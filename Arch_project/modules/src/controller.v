==> flow/design.v <==
module controller(
	input clk,
	input rst,
	input [5:0]	op_code,
	output  [1:0] IorD,
	output  MemRead,  
	output  MemWrite,
	output  IRWrite,
	output  ReadDest,
	output  MemtoReg,
	output  RegWrite1,
	output  RegWrite2,
	output  ALUSrcA, 
	output  [1:0] ALUSrcB, 
	output  [1:0] ALUOp,
	output [1:0] PCSource,
	output  SignSig ,
	output  StackSig,
	output  DataWrite , 
	output PCWrite     ,
	output   PCWriteCond,
	output   BLTCond,
	output   BGTCond,  
	output ALUZeroCond,
	output reg [4:0] State);	   	 
parameter R_TYPE_ADD  = 6'b000000;	   
parameter R_TYPE_AND  = 6'b000001;		
parameter R_TYPE_SUB  = 6'b000010;		 
parameter ANDI        = 6'b000011;		  
parameter ADDI        = 6'b000100;		   
parameter LW          = 6'b000101;			
parameter LW_POI      = 6'b000110;			 
parameter SW          = 6'b000111;			  
parameter BRANCH_MASK = 4'b0010;			   				   
parameter J         = 6'b001100;					
parameter CALL        = 6'b001101;					   
parameter RET         = 6'b001110;						 
parameter PUSH        = 6'b001111;						   
parameter POP         = 6'b100000;							 
parameter BGT = 2'b00;
parameter BLT = 2'b01;
parameter BEQ = 2'b10;
parameter BNQ = 2'b11; 
  initial begin 
  State <= 5'd0;
end 
  always @(negedge clk)
		begin
		if (rst)
			begin
			State <= 5'd0;
			end
		else
			begin
			case (State)
				5'd0:
					State <= 5'd1;
				5'd1:
					if (op_code == R_TYPE_ADD || op_code == R_TYPE_AND || op_code == R_TYPE_SUB)
						State <= 5'd2;
					else if (op_code == ADDI)
						State <= 5'd4;
					else if (op_code == ANDI)
						State <= 5'd5;
					else if (op_code == LW || op_code==SW || op_code==LW_POI)
						State <= 5'd6;
					else if (op_code[5:2] == BRANCH_MASK)
						if(op_code[1:0]==BGT)
							State <= 5'd11;
						else if(op_code[1:0]==BLT) 
							State <= 5'd12;
						else if(op_code[1:0] == BEQ)
							State <= 5'd13;
						else 
							State <= 5'd14;
					else if (op_code == J)
						State <= 5'd15;
					else if (op_code == CALL)
						State <= 5'd22;
					else if (op_code == RET)
						State <= 5'd18;
					else if (op_code == PUSH)
						State <= 5'd16;
					else if (op_code == POP)
						State <= 5'd20;
					else
						State <= 5'd0;	   
				5'd2:
                  	State <= 4'd3;
              5'd4:
                	State <= 4'd3;
              5'd5:
					State <= 4'd3;
				5'd6:
				if(op_code==SW)
					State <= 5'd7;
				else
					State <= 5'd8;	
				5'd8:
				if(op_code==LW)
					State <= 5'd9;
				else
					State <= 5'd10;	
				5'd16:
					 State <= 5'd17;
				5'd18:
					State <= 5'd19;
				5'd20:
					State <= 5'd21;	
				5'd22:
					State <= 5'd23;
				default:
					State <= 5'd0;
			endcase
			end
		end	
  		assign PCWrite= (rst == 1'b1) ? 1'b0 : 	( ((State == 5'd15) || (State == 5'd0) || (State == 5'd22) || (State == 5'd19)) ? 1'b1 : 1'b0 );
		assign IorD = (rst == 1'b1)	? 2'b00	: (((State == 5'd7) || (State == 5'd8)) ? 2'b10 : ((State == 5'd17) || (State == 5'd18)|| (State == 5'd20)|| (State == 5'd23)) ? 2'b01: 2'b00);
		assign MemRead = (rst == 1'b1) ? 1'b0:	(((State == 5'd0) || (State == 5'd18) || (State == 5'd20) || (State == 5'd8) ) ?  1'b1 : 1'b0);
		assign MemWrite = (rst == 1'b1)? 1'b0:	 ((( State == 5'd7) || (State == 5'd23)  || (State == 5'd21)  || (State == 5'd19) || (State == 5'd17) )? 1'b1 : 1'b0);
  		assign IRWrite = (rst == 1'b1)? 1'b0 : ((State == 5'd0) ? 1'b1 : 1'b0);
		assign ReadDest = (rst == 1'b1)? 1'b0 :  ((State == 5'd2) ? 1'b1 : 1'b0);   
		assign MemtoReg = (rst == 1'b1)	? 1'b0 :  ( (State == 5'd3) ? 1'b1 : 1'b0);   
		assign RegWrite1 = (rst == 1'b1) ? 1'b0 :  (( (State == 5'd3) || (State == 5'd9) || (State == 5'd10) || (State == 5'd21)) ? 1'b1 : 1'b0);   
		assign RegWrite2 = (rst == 1'b1) ? 1'b0 : ((State == 5'd10) ? 1'b1 : 1'b0);	  
		assign ALUSrcA = (rst == 1'b1) ? 1'b0 : (( (State == 5'd0) || (State == 5'd1) || (State == 5'd22) ) ? 1'b0 : 1'b1); 
		assign ALUSrcB = (rst == 1'b1) ? 2'b00 : ( (State == 5'd1) ?  2'b11 : ((State == 5'd4) || (State == 5'd5) || (State == 5'd6)) ? 2'b10 : ((State == 5'd0) ||(State == 5'd22) ) ? 2'b01 : 2'b00  ); 
		assign ALUOp = (rst == 1'b1) ? 2'b00 :  ( (State == 5'd5) ? 2'b00 : ((State==5'd11)||(State==5'd12)||(State==5'd13)||(State==5'd14)) ? 2'b10  : (State==5'd2)  ? op_code[1:0] : 2'b01  ) ;
  		assign PCSource = (rst == 1'b1) ? 2'b00	: ( (State == 5'd0)? 2'b10 :( (State==5'd11) ||  (State==5'd12) ||  (State==5'd13) ||  (State==5'd14)) ? 2'b11  : ((State==5'd22) ||  (State==5'd15))? 2'b01 : 2'b00  );	   
		assign SignSig = (rst == 1'b1) ? 1'b0 : (  ( (State == 5'd1) || (State == 5'd4) || (State == 5'd6) )  ? 1'b1  : 1'b0 );	
		assign StackSig = (rst == 1'b1) ? 1'b0 : ( ((State == 5'd23) || (State == 5'd16) ) ? 1'b1  : 1'b0);	
		assign DataWrite = (rst == 1'b1) ? 1'b0 : ( (State == 5'd23) ? 1'b0  : 1'b1);	
		assign   PCWriteCond = (rst == 1'b1) ? 1'b0 : ( ((State == 5'd13) || (State == 5'd14))? 1'b1  : 1'b0);		
		assign   BLTCond = (rst == 1'b1) ? 1'b0 : ((State == 5'd12) ? 1'b1  : 1'b0);	
		assign   BGTCond  = (rst == 1'b1) ? 1'b0 : ((State == 5'd11) ? 1'b1  : 1'b0);	
		assign ALUZeroCond   = (rst == 1'b1) ? 1'b0 : ((State == 5'd13) ? 1'b1  : 1'b0);	
	endmodule		
## Tool chain data of controller

The steps from the RTL of controller to its reports follow in flow order.
Lines are those of the file above, counted from 1.
Library cell names are shortened.
Not given: n/a

- Top module: controller
- Clock: clk
- Library: sky130hd
- Library corner: tt_025C_1v80

## Word-level counts

Source: Yosys, flattened and elaborated, memories not mapped. Widths are those after wreduce; folded enables and synchronous resets count as part of the registers. Registers that Yosys merges into a memory's read port (data or address) are not register bits. Print and check cells do not count. Equal cells are merged and count once.

- Register bits after elaboration: 5
- Bits in latches: 0
- Memory bits (writable): 0
- ROM bits: 0
- Word width x clocked read ports: 0
- Memories kept: 0
- Input port bits: 8
- Cells after elaboration: 140

- Add/sub/neg operators: 0
- Multipliers: 0
- Div/mod/pow operators: 0
- Magnitude comparators: 0
- Eq/ne operators: 38
- Shift-type cells: 0
- Muxes and demuxes: 63
- Bitwise operators: 0
- Reduce/logical cells: 38

Operator list:

| kind | count |
|---|---|
| 5-bit 2-to-1 mux | 10 |
| 5-bit parallel mux with 9-bit select | 1 |
| 5-bit by 4-bit == test with 1-bit output (second input constant) | 8 |
| 5-bit == test (second input constant) | 8 |
| 1-bit 2-to-1 mux | 35 |
| 1-bit logical OR | 34 |
| 2-bit 2-to-1 mux | 15 |
| 6-bit by 3-bit == test with 1-bit output (second input constant) | 4 |
| 6-bit by 4-bit == test with 1-bit output (second input constant) | 4 |
| 5-bit by 3-bit == test with 1-bit output (second input constant) | 4 |
| 6-bit by 2-bit == test with 1-bit output (second input constant) | 2 |
| 5-bit by 2-bit == test with 1-bit output (second input constant) | 2 |
| 6-bit by 1-bit == test with 1-bit output (second input constant) | 1 |
| 6-bit == test (second input constant) | 1 |
| 6-bit zero test | 1 |
| 5-bit by 1-bit == test with 1-bit output (second input constant) | 1 |
| 5-bit zero test | 1 |
| 4-bit by 2-bit == test with 1-bit output (second input constant) | 1 |
| 4-bit 2-to-1 mux | 1 |
| 3-bit OR reduction | 1 |
| 3-bit 2-to-1 mux | 1 |
| 2-bit by 1-bit == test with 1-bit output (second input constant) | 1 |
| 2-bit == test (second input constant) | 1 |
| 2-bit zero test | 1 |

## Logic depth

Longest topological path by Yosys (ltp), each cell counted once; first at word level (registers and memories cut), then after technology mapping (sequential cells cut; the memories' decode and read muxes count).

- Word-level depth: 12
- ABC_AREA: 0
- Depth in mapped cells: 6
- Mapped depth without buffers: 6

## Synthesis result

The flow's flattened synthesis, as Yosys stat reports it; memories are mapped. The netlist is that of the ABC_AREA named above (0 if unset); the other value can give another one.

- Mapped cells: 168
- Cell area after synthesis: 1094.8 um^2
- Sequential part of the area: 100.1 um^2
- Flip-flop cells: 5
- Buffer cells: 15

Cell types:

| type | count |
|---|---|
| dfxtp_1 | 5 |
| nor2_1 | 19 |
| a21oi_1 | 13 |
| ha_1 | 5 |
| nand2_1 | 15 |
| nand2b_1 | 8 |
| nor3_1 | 10 |
| nor4_1 | 8 |
| a2111oi_4 | 1 |
| buf_2 | 5 |
| nor2b_1 | 4 |
| a211oi_1 | 3 |
| clkbuf_1 | 6 |
| inv_1 | 6 |
| nand3b_1 | 3 |
| nand3_1 | 4 |
| o21ai_0 | 4 |
| a31oi_1 | 3 |

Other cell types: 37; their cells: 46.

controller: 2 stored runs of the Yosys and OpenROAD flow on sky130hd. The settings differ; the order carries no meaning. The constraints put input and output delay at 20% of the set period each and load the outputs with 0.01 pF.

### Run 1

==> flow/run.sh <==
#!/bin/bash
# the make line also repeats the synthesis and layout settings of config.mk as NAME=value (left out here)
make -C /OpenROAD-flow-scripts/flow DESIGN_CONFIG=/design/flow/config.mk WORK_HOME=/design/flow/orfs CLKGATE_MAP_FILE= finish
==> flow/config.mk <==
export PLATFORM = sky130hd
export DESIGN_NAME = controller
export DESIGN_NICKNAME = controller
export VERILOG_FILES = /design/flow/design.v
export SDC_FILE = /design/flow/constraint.sdc
export NUM_CORES = 4
export LEC_CHECK = 0
export CAP_MARGIN = 20
export CELL_PAD_IN_SITES_DETAIL_PLACEMENT = 2
export CORE_MARGIN = 3
export CORE_UTILIZATION = 21
export CTS_CLUSTER_DIAMETER = 80
export CTS_CLUSTER_SIZE = 55
export GPL_TIMING_DRIVEN = 0
export PLACE_DENSITY_LB_ADDON = 0.06
export SLEW_MARGIN = 35
export TNS_END_PERCENT = 95
==> flow/constraint.sdc <==
create_clock -name core_clock -period 3.17 [get_ports {clk}]
set_input_delay 0.6340 -clock core_clock [delete_from_list [all_inputs] [get_ports {clk}]]
set_output_delay 0.6340 -clock core_clock [all_outputs]
set_load 0.01 [all_outputs]

Outcome of run 1: not finished: routing ended with error DPL-0033

### Run 2

==> flow/run.sh <==
#!/bin/bash
# the make line also repeats the synthesis and layout settings of config.mk as NAME=value (left out here)
make -C /OpenROAD-flow-scripts/flow DESIGN_CONFIG=/design/flow/config.mk WORK_HOME=/design/flow/orfs CLKGATE_MAP_FILE= finish
==> flow/config.mk <==
export PLATFORM = sky130hd
export DESIGN_NAME = controller
export DESIGN_NICKNAME = controller
export VERILOG_FILES = /design/flow/design.v
export SDC_FILE = /design/flow/constraint.sdc
export NUM_CORES = 4
export LEC_CHECK = 0
export CAP_MARGIN = 20
export CELL_PAD_IN_SITES_DETAIL_PLACEMENT = 1
export CORE_ASPECT_RATIO = 1.93
export CORE_MARGIN = 2
export CORE_UTILIZATION = 66
export CTS_CLUSTER_DIAMETER = 141
export CTS_CLUSTER_SIZE = 30
export GPL_TIMING_DRIVEN = 0
export PLACE_DENSITY_LB_ADDON = 0.21
export SETUP_SLACK_MARGIN = 0.69
export SLEW_MARGIN = 0
==> flow/constraint.sdc <==
create_clock -name core_clock -period 6.82 [get_ports {clk}]
set_input_delay 1.3640 -clock core_clock [delete_from_list [all_inputs] [get_ports {clk}]]
set_output_delay 1.3640 -clock core_clock [all_outputs]
set_load 0.01 [all_outputs]

Outcome of run 2: not finished: placement ended with error FLW-0024
